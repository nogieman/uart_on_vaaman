==> flow/design.v <==
module Top_design (
input i_clk,
input data, 
output f_tx_out,
output tx_done,
output LED_
);
wire valid_in;
wire [7:0] out_data;
UART_RX 
 UART_RX_inst (
   .clk_in (i_clk),
   .rx_in_input (data),
   .rx_datav_op (valid_in),
   .rx_byte_op (out_data),
   .LED_(LED_)
   );
UART_TX
UART_TX_inst  (
   .clk_in (i_clk),
   .tx_datav_in (valid_in),
   .in_byte (out_data), 
   .op_tx_active (),
   .op_bit (f_tx_out),
   .tx_done_op (tx_done)
   );
endmodule
module UART_RX (
   input        clk_in,
   input        rx_in_input,
   output       rx_datav_op,
   output [7:0] rx_byte_op,
   output LED_
   );
  parameter idle         = 3'b000;
  parameter start_bit = 3'b001;
  parameter rx_data = 3'b010;
  parameter stop_bit  = 3'b011;
  parameter finished      = 3'b100;
  reg           rx_data_reg   = 1'b1;
  reg led_ind = 1'b0;
  reg [14:0]     clk_count = 0;
  reg [2:0]     bit_index   = 0; 
  reg [7:0]     rx_byte_reg     = 0;
  reg           rx_datav_reg       = 0;
  reg [2:0]     state     = 0;
  always @(posedge clk_in)
    begin
      rx_data_reg <= rx_in_input;
    end
  always @(posedge clk_in)
    begin
      case (state)
        idle :
          begin
            rx_datav_reg  <= 1'b0;
            clk_count <= 0;
            bit_index   <= 0;
            if (rx_data_reg == 1'b0)   
              state <= start_bit;
            else
              state <= idle;
          end
        start_bit :
          begin
            if (clk_count == (868-1)/2)
              begin
                if (rx_data_reg == 1'b0)  
                  begin
                    clk_count <= 0;  
                    state     <= rx_data;
                  end
                else
                  state <= idle;
              end
            else
              begin
                clk_count <= clk_count + 1;
                state     <= start_bit;
              end
          end 
        rx_data :
          begin
            if (clk_count < 868-1)
              begin
                clk_count <= clk_count + 1;
                state     <= rx_data;
              end
            else
              begin
                clk_count          <= 0;
                rx_byte_reg[bit_index] <= rx_data_reg;
                if (bit_index < 7)
                  begin
                    bit_index <= bit_index + 1;
                    state   <= rx_data;
                  end
                else
                  begin
                    bit_index <= 0;
                    state   <= stop_bit;
                  end
              end
          end 
        stop_bit :
          begin
            if (clk_count < 868-1)
              begin
                clk_count <= clk_count + 1;
                state     <= stop_bit;
              end
            else
              begin
                if(rx_byte_reg == 8'h1F) begin
                	led_ind <= 1'b1;  
                end
                else if(rx_byte_reg == 8'h0F) led_ind <= 1'b0;  
                rx_datav_reg       <= 1'b1;
                clk_count <= 0;
                state     <= finished;
              end
          end 
        finished :
          begin
            state <= idle;
            rx_datav_reg   <= 1'b0;  
          end
        default :
          state <= idle;
      endcase
    end   
  assign rx_datav_op   = rx_datav_reg;
  assign rx_byte_op = rx_byte_reg;
  assign LED_ = led_ind;
endmodule  
module UART_TX
  (
   input       clk_in,
   input       tx_datav_in,
   input [7:0] in_byte, 
   output      op_tx_active,
   output reg  op_bit,
   output      tx_done_op
   );
  parameter idle         = 3'b000;
  parameter start_bit_ = 3'b001;
  parameter send_data = 3'b010;
  parameter stop_bit_  = 3'b011;
  parameter finished      = 3'b100;
  reg [2:0]    state     = 0;
  reg [14:0]    clk_count = 0;
  reg [2:0]    bit_index   = 0;
  reg [7:0]    tx_data_r     = 0;
  reg          tx_done_r     = 0;
  reg          r_tx_active   = 0;
  always @(posedge clk_in)
    begin
      case (state)
        idle :
          begin
            op_bit   <= 1'b1;         
            tx_done_r     <= 1'b0;
            clk_count <= 0;
            bit_index   <= 0;
            if (tx_datav_in == 1'b1)
              begin
                r_tx_active <= 1'b1;
                tx_data_r   <= in_byte;
                state   <= start_bit_;
              end
            else
              state <= idle;
          end 
        start_bit_ :
          begin
            op_bit <= 1'b0;  
            if (clk_count < 868-1)
              begin
                clk_count <= clk_count + 1;
                state     <= start_bit_;
              end
            else
              begin
                clk_count <= 0;
                state     <= send_data;
              end
          end 
        send_data :
          begin
            op_bit <= tx_data_r[bit_index];  
            if (clk_count < 868-1)
              begin
                clk_count <= clk_count + 1;
                state     <= send_data;
              end
            else
              begin
                clk_count <= 0;
                if (bit_index < 7)
                  begin
                    bit_index <= bit_index + 1;
                    state   <= send_data;
                  end
                else
                  begin
                    bit_index <= 0;
                    state   <= stop_bit_;
                  end
              end
          end 
        stop_bit_ :
          begin
            op_bit <= 1'b1;  
            if (clk_count < 868-1)
              begin
                clk_count <= clk_count + 1;
                state     <= stop_bit_;
              end
            else
              begin
                clk_count <= 0;
                state     <= finished;
                r_tx_active   <= 1'b0;
              end
          end 
        finished :
          begin
            tx_done_r <= 1'b1;
            state <= idle;
          end
        default :
          state <= idle;
      endcase
    end
  assign op_tx_active = r_tx_active;
  assign tx_done_op   = tx_done_r;
endmodule
### Tool chain data of Top_design

Tool output for the design above, in the order of the flow.
Lines are those of the file above, counted from 1.
Library cell names are shortened.
Not given: -

| design | value |
|---|---|
| top module | Top_design |
| clock input | i_clk |
| standard-cell library | sky130hd |
| corner | tt_025C_1v80 |

### Word level

Source: Yosys, flattened and elaborated, memories not mapped. Widths are those after wreduce. Registers that Yosys merges into a memory's read port (data or address) are not register bits. Print and check cells do not count. Equal cells are merged and count once.

| storage and ports | value |
|---|---|
| register bits after elaboration | 63 |
| bits of input ports | 2 |
| output and inout port bits | 3 |

| operators by class | value |
|---|---|
| $add $sub $neg | 5 |
| $lt $le $gt $ge | 4 |
| equal/unequal tests | 15 |
| shift-type cells | 3 |
| multiplexer cells | 30 |
| bitwise operators | 4 |
| reductions and logical operators | 21 |

Operators with widths:

| cell | count |
|---|---|
| 15-bit two-way mux | 4 |
| 15-bit case mux with 3-bit select | 1 |
| 15-bit by 1-bit adder with 15-bit output (second input constant) | 2 |
| 15-bit by 10-bit < comparator with 1-bit output (second input constant) | 2 |
| 15-bit case mux with 2-bit select | 1 |
| 3-bit two-way mux | 9 |
| 3-bit case mux with 4-bit select | 2 |
| 15-bit by 9-bit == test with 1-bit output (second input constant) | 1 |
| 2-bit AND reduction | 6 |
| 3-bit by 2-bit == test with 1-bit output (second input constant) | 4 |
| 3-bit case mux with 2-bit select | 2 |
| 2-bit nonzero test | 5 |
| 1-bit by 4-bit variable shift with 8-bit output | 1 |
| 1-bit by 4-bit variable shift with 8-bit output (first input constant) | 1 |
| 4-bit nonzero test | 2 |
| 8-bit by 3-bit variable part select with 1-bit output | 1 |
| 8-bit by 4-bit == test with 1-bit output (second input constant) | 1 |
| 8-bit by 5-bit == test with 1-bit output (second input constant) | 1 |
| 8-bit bitwise AND | 1 |
| 8-bit OR | 1 |
| 8-bit inverter | 1 |
| 2-bit != test (second input constant) | 3 |
| 2-bit OR reduction | 3 |
| 3-bit by 1-bit adder with 3-bit output (second input constant) | 2 |
| 3-bit by 1-bit == test with 1-bit output (second input constant) | 2 |
| 3-bit < comparator (second input constant) | 2 |
| 3-bit == test (second input constant) | 2 |
| 3-bit logical NOT | 2 |

Other operator kinds: 10; their cells: 17.

### Logic depth

Yosys ltp: most cells in a row. Word level: on the elaborated netlist, between registers, memories and ports. Mapped: between sequential cells and ports; inverters and the memories' decode and read muxes count.

| logic depth | value |
|---|---|
| depth in word-level cells | 5 |
| ABC_AREA | 0 |
| gate-level depth with buffers | 7 |
| gate-level depth less buffers | 6 |

### After synthesis

The flow's flattened synthesis, as Yosys stat reports it; memories are mapped. The netlist is that of the ABC_AREA named above (0 if unset); the other value can give another one.
The area totals of this step are shown rounded.

| mapped netlist | value |
|---|---|
| cell count | 273 |
| chip area (Yosys) | 3,150 µm² |
| sequential area | 1,820 µm² |
| flip-flops | 63 |
| buffer cells | 10 |

Cells by type:

| type | count | area in all (µm²) |
|---|---|---|
| edfxtp_1 | 56 | 1.68E+03 |
| dfxtp_1 | 7 | 140.134 |
| ha_1 | 9 | 112.608 |
| xnor2_1 | 12 | 105.101 |
| nor2_1 | 25 | 93.84 |
| xor2_1 | 10 | 87.584 |
| nand2_1 | 23 | 86.333 |
| a21oi_1 | 17 | 85.082 |
| nand3_1 | 14 | 70.067 |
| nor3_1 | 11 | 55.053 |
| mux2_2 | 4 | 45.043 |
| mux4_2 | 2 | 45.043 |
| and3_1 | 7 | 43.792 |
| nand4_1 | 6 | 37.536 |
| clkbuf_1 | 9 | 33.782 |
| o21ai_0 | 6 | 30.029 |
| inv_1 | 7 | 26.275 |
| nor4b_1 | 3 | 26.275 |

Not listed: further types 30, cells in them 45.
The figures by module come from a second, unflattened synthesis with its own total; it is not the netlist above.

| unflattened totals | value |
|---|---|
| cells (unflattened synthesis) | 281 |
| area total of the unflattened synthesis | 3,240 µm² |

Each row is one instance without its submodules.

Modules:

| module | times used | cells | area (µm²) |
|---|---|---|---|
| UART_RX | 1 | 175 | 1,820 |
| UART_TX | 1 | 106 | 1,430 |
| Top_design | 1 | 0 | 0.0 |

### Path before layout

OpenSTA on the mapped netlist: ideal clock, no wires. The path of least setup slack (recovery checks aside). Input and output delay are each 20% of the period. Register names are those of the netlist, which keeps one name where synthesis merged equal registers.

| timing path post-synthesis | value |
|---|---|
| path type | register to register |
| from | reg UART_RX_inst.clk_count[0] |
| to | reg UART_RX_inst.clk_count[0] |
| clock period | 1.95 ns |
| time at the first pin | 0.000 ns |
| arrival | 1.624 ns |
| required time | 1.564 ns |
| slack | -0.061 ns |
| path delay | 2.010 ns |
| stages | 6 |
| path buffers | 0 |
| synthesis period reached | 2.011 ns |

"path delay" is the arrival time less input delay plus setup time.
"stages" counts driving pins, that of a launching flip-flop among them; a cell with two outputs on the path counts twice.
"synthesis period reached" is the clock period less the worst setup slack; recovery checks do not enter. This is arithmetic on one report: input and output delays are still those of the set period (20% each).
The rows between start and end are the longest chain of elaborated cells between them; the timing report does not say that the signal goes this way. Where chains are equally long, one stands for them.
A line is the first line of the expression or statement that the cell stems from. Yosys adds cells for indexed reads and writes and turns some case tables into memories.
At most two assigning lines are given for a register; there are more.
Only ways into the end's enable, where the timed path ends, are counted here.

| on the way, post-synthesis | value |
|---|---|
| path through | edfxtp_1 > ha_1 > and3b_1 > nand4_1 > nor2_1 > nor2_1 |
| length of the longest elaborated chain | 3 |

RTL lines, path post-synthesis:

| item | line | source |
|---|---|---|
| start, declared | 42 | `reg [14:0]     clk_count = 0;` |
| start, assigned | 78 | `clk_count <= clk_count + 1;` |
| start, assigned | 86 | `clk_count <= clk_count + 1;` |
| 15-bit by 9-bit == test with 1-bit output | 66 | `if (clk_count == (868-1)/2)` |
| 3-bit != test | - |  |
| 2-bit AND reduction | - |  |
| end, assigned | 78 |  |
| end, assigned | 86 |  |
| end, declared | 42 |  |

### Worst path after layout

Path of least setup slack in the final report of entry A (OpenROAD, finished layout, wires in). Where an end is a register, its clock arrival counts in the times.

| timing path post-layout | value |
|---|---|
| path type | register to register |
| from | reg UART_TX_inst.clk_count[12] |
| to | reg UART_TX_inst.clk_count[2] |
| clock period | 1.58 ns |
| time at the first pin | 0.36 ns |
| arrival | 2.27 ns |
| required time | 1.78 ns |
| slack | -0.49 ns |
| stages | 6 |
| path buffers | 1 |

The rows between start and end are the longest chain of elaborated cells between them; the timing report does not say that the signal goes this way. Where chains are equally long, one stands for them.
At most two assigning lines are given for a register; there are more.

| on the way, post-layout | value |
|---|---|
| path through | edfxtp_1 > or4_4 > a311o_1 > or4_4 > buf_6 > nor2_1 |
| length of the longest elaborated chain | 3 |

RTL lines, path post-layout:

| item | line | source |
|---|---|---|
| start, declared | 151 | `reg [14:0]    clk_count = 0;` |
| start, assigned | 179 | `clk_count <= clk_count + 1;` |
| start, assigned | 193 | `clk_count <= clk_count + 1;` |
| 15-bit by 10-bit < comparator with 1-bit output | 177 | `if (clk_count < 868-1)` |
| 15-bit two-way mux | 177 |  |
| 15-bit case mux with 2-bit select | 158 | `case (state)` |
| end, assigned | 179 |  |
| end, assigned | 193 |  |
| end, declared | 151 |  |

Hand-over note for Top_design

Settings and measured results of 2 stored flow runs for module Top_design (sky130hd), not sorted in any way. The constraints put input and output delay at 20% of the set period each and load the outputs with 0.01 pF.
"period achieved" is the run's clock period less its worst setup slack. It is reckoned from that one timing run; input and output delays stay at 20% of the period that was set.
"allowed time less slack (worst setup path)" means the part of the period allowed to the worst setup path (the constraints hold back 20% at inputs and 20% at outputs) less its slack; where the path has registers, the arrival times of their clocks count too.
"total design power" rests on the timing tool's default activity at the inputs, not on a simulated workload.
Measured values are rounded.
A setting shown as n/a is not set for that run.

| name | entry A | entry B |
|---|---|---|
| period_ns | 1.58 | 1.74 |
| CORE_UTILIZATION | 63 | 40 |
| SETUP_SLACK_MARGIN | 0.1 | n/a |
| PLACE_DENSITY_LB_ADDON | 0.29 | n/a |
| CORE_MARGIN | 5 | 2 |
| CELL_PAD_IN_SITES_DETAIL_PLACEMENT | 0 | n/a |
| ABC_AREA | 0 | n/a |
| GPL_TIMING_DRIVEN | 0 | n/a |
| SLEW_MARGIN | 30 | 20 |
| MIN_ROUTING_LAYER | met1 | n/a |
| CAP_MARGIN | 20 | 20 |
| worst setup slack after layout (ns) | -0.495 | -0.276 |
| synthesized cell area (µm²) | 3,150 | 3,150 |
| period achieved (ns) | 2.075 | 2.016 |
| total design power (µW) | 3,320 | 2,910 |
| allowed time less slack (worst setup path) (ns) | 2.07 | 2.02 |
| kind of the worst setup path | register to register | register to register |
| standard-cell area of the final layout (µm²) | 4,350 | 4,080 |
| post-route worst hold slack (ns) | 0.392 | 0.444 |
| total die area (µm²) | 6,510 | 8,590 |

End of note.
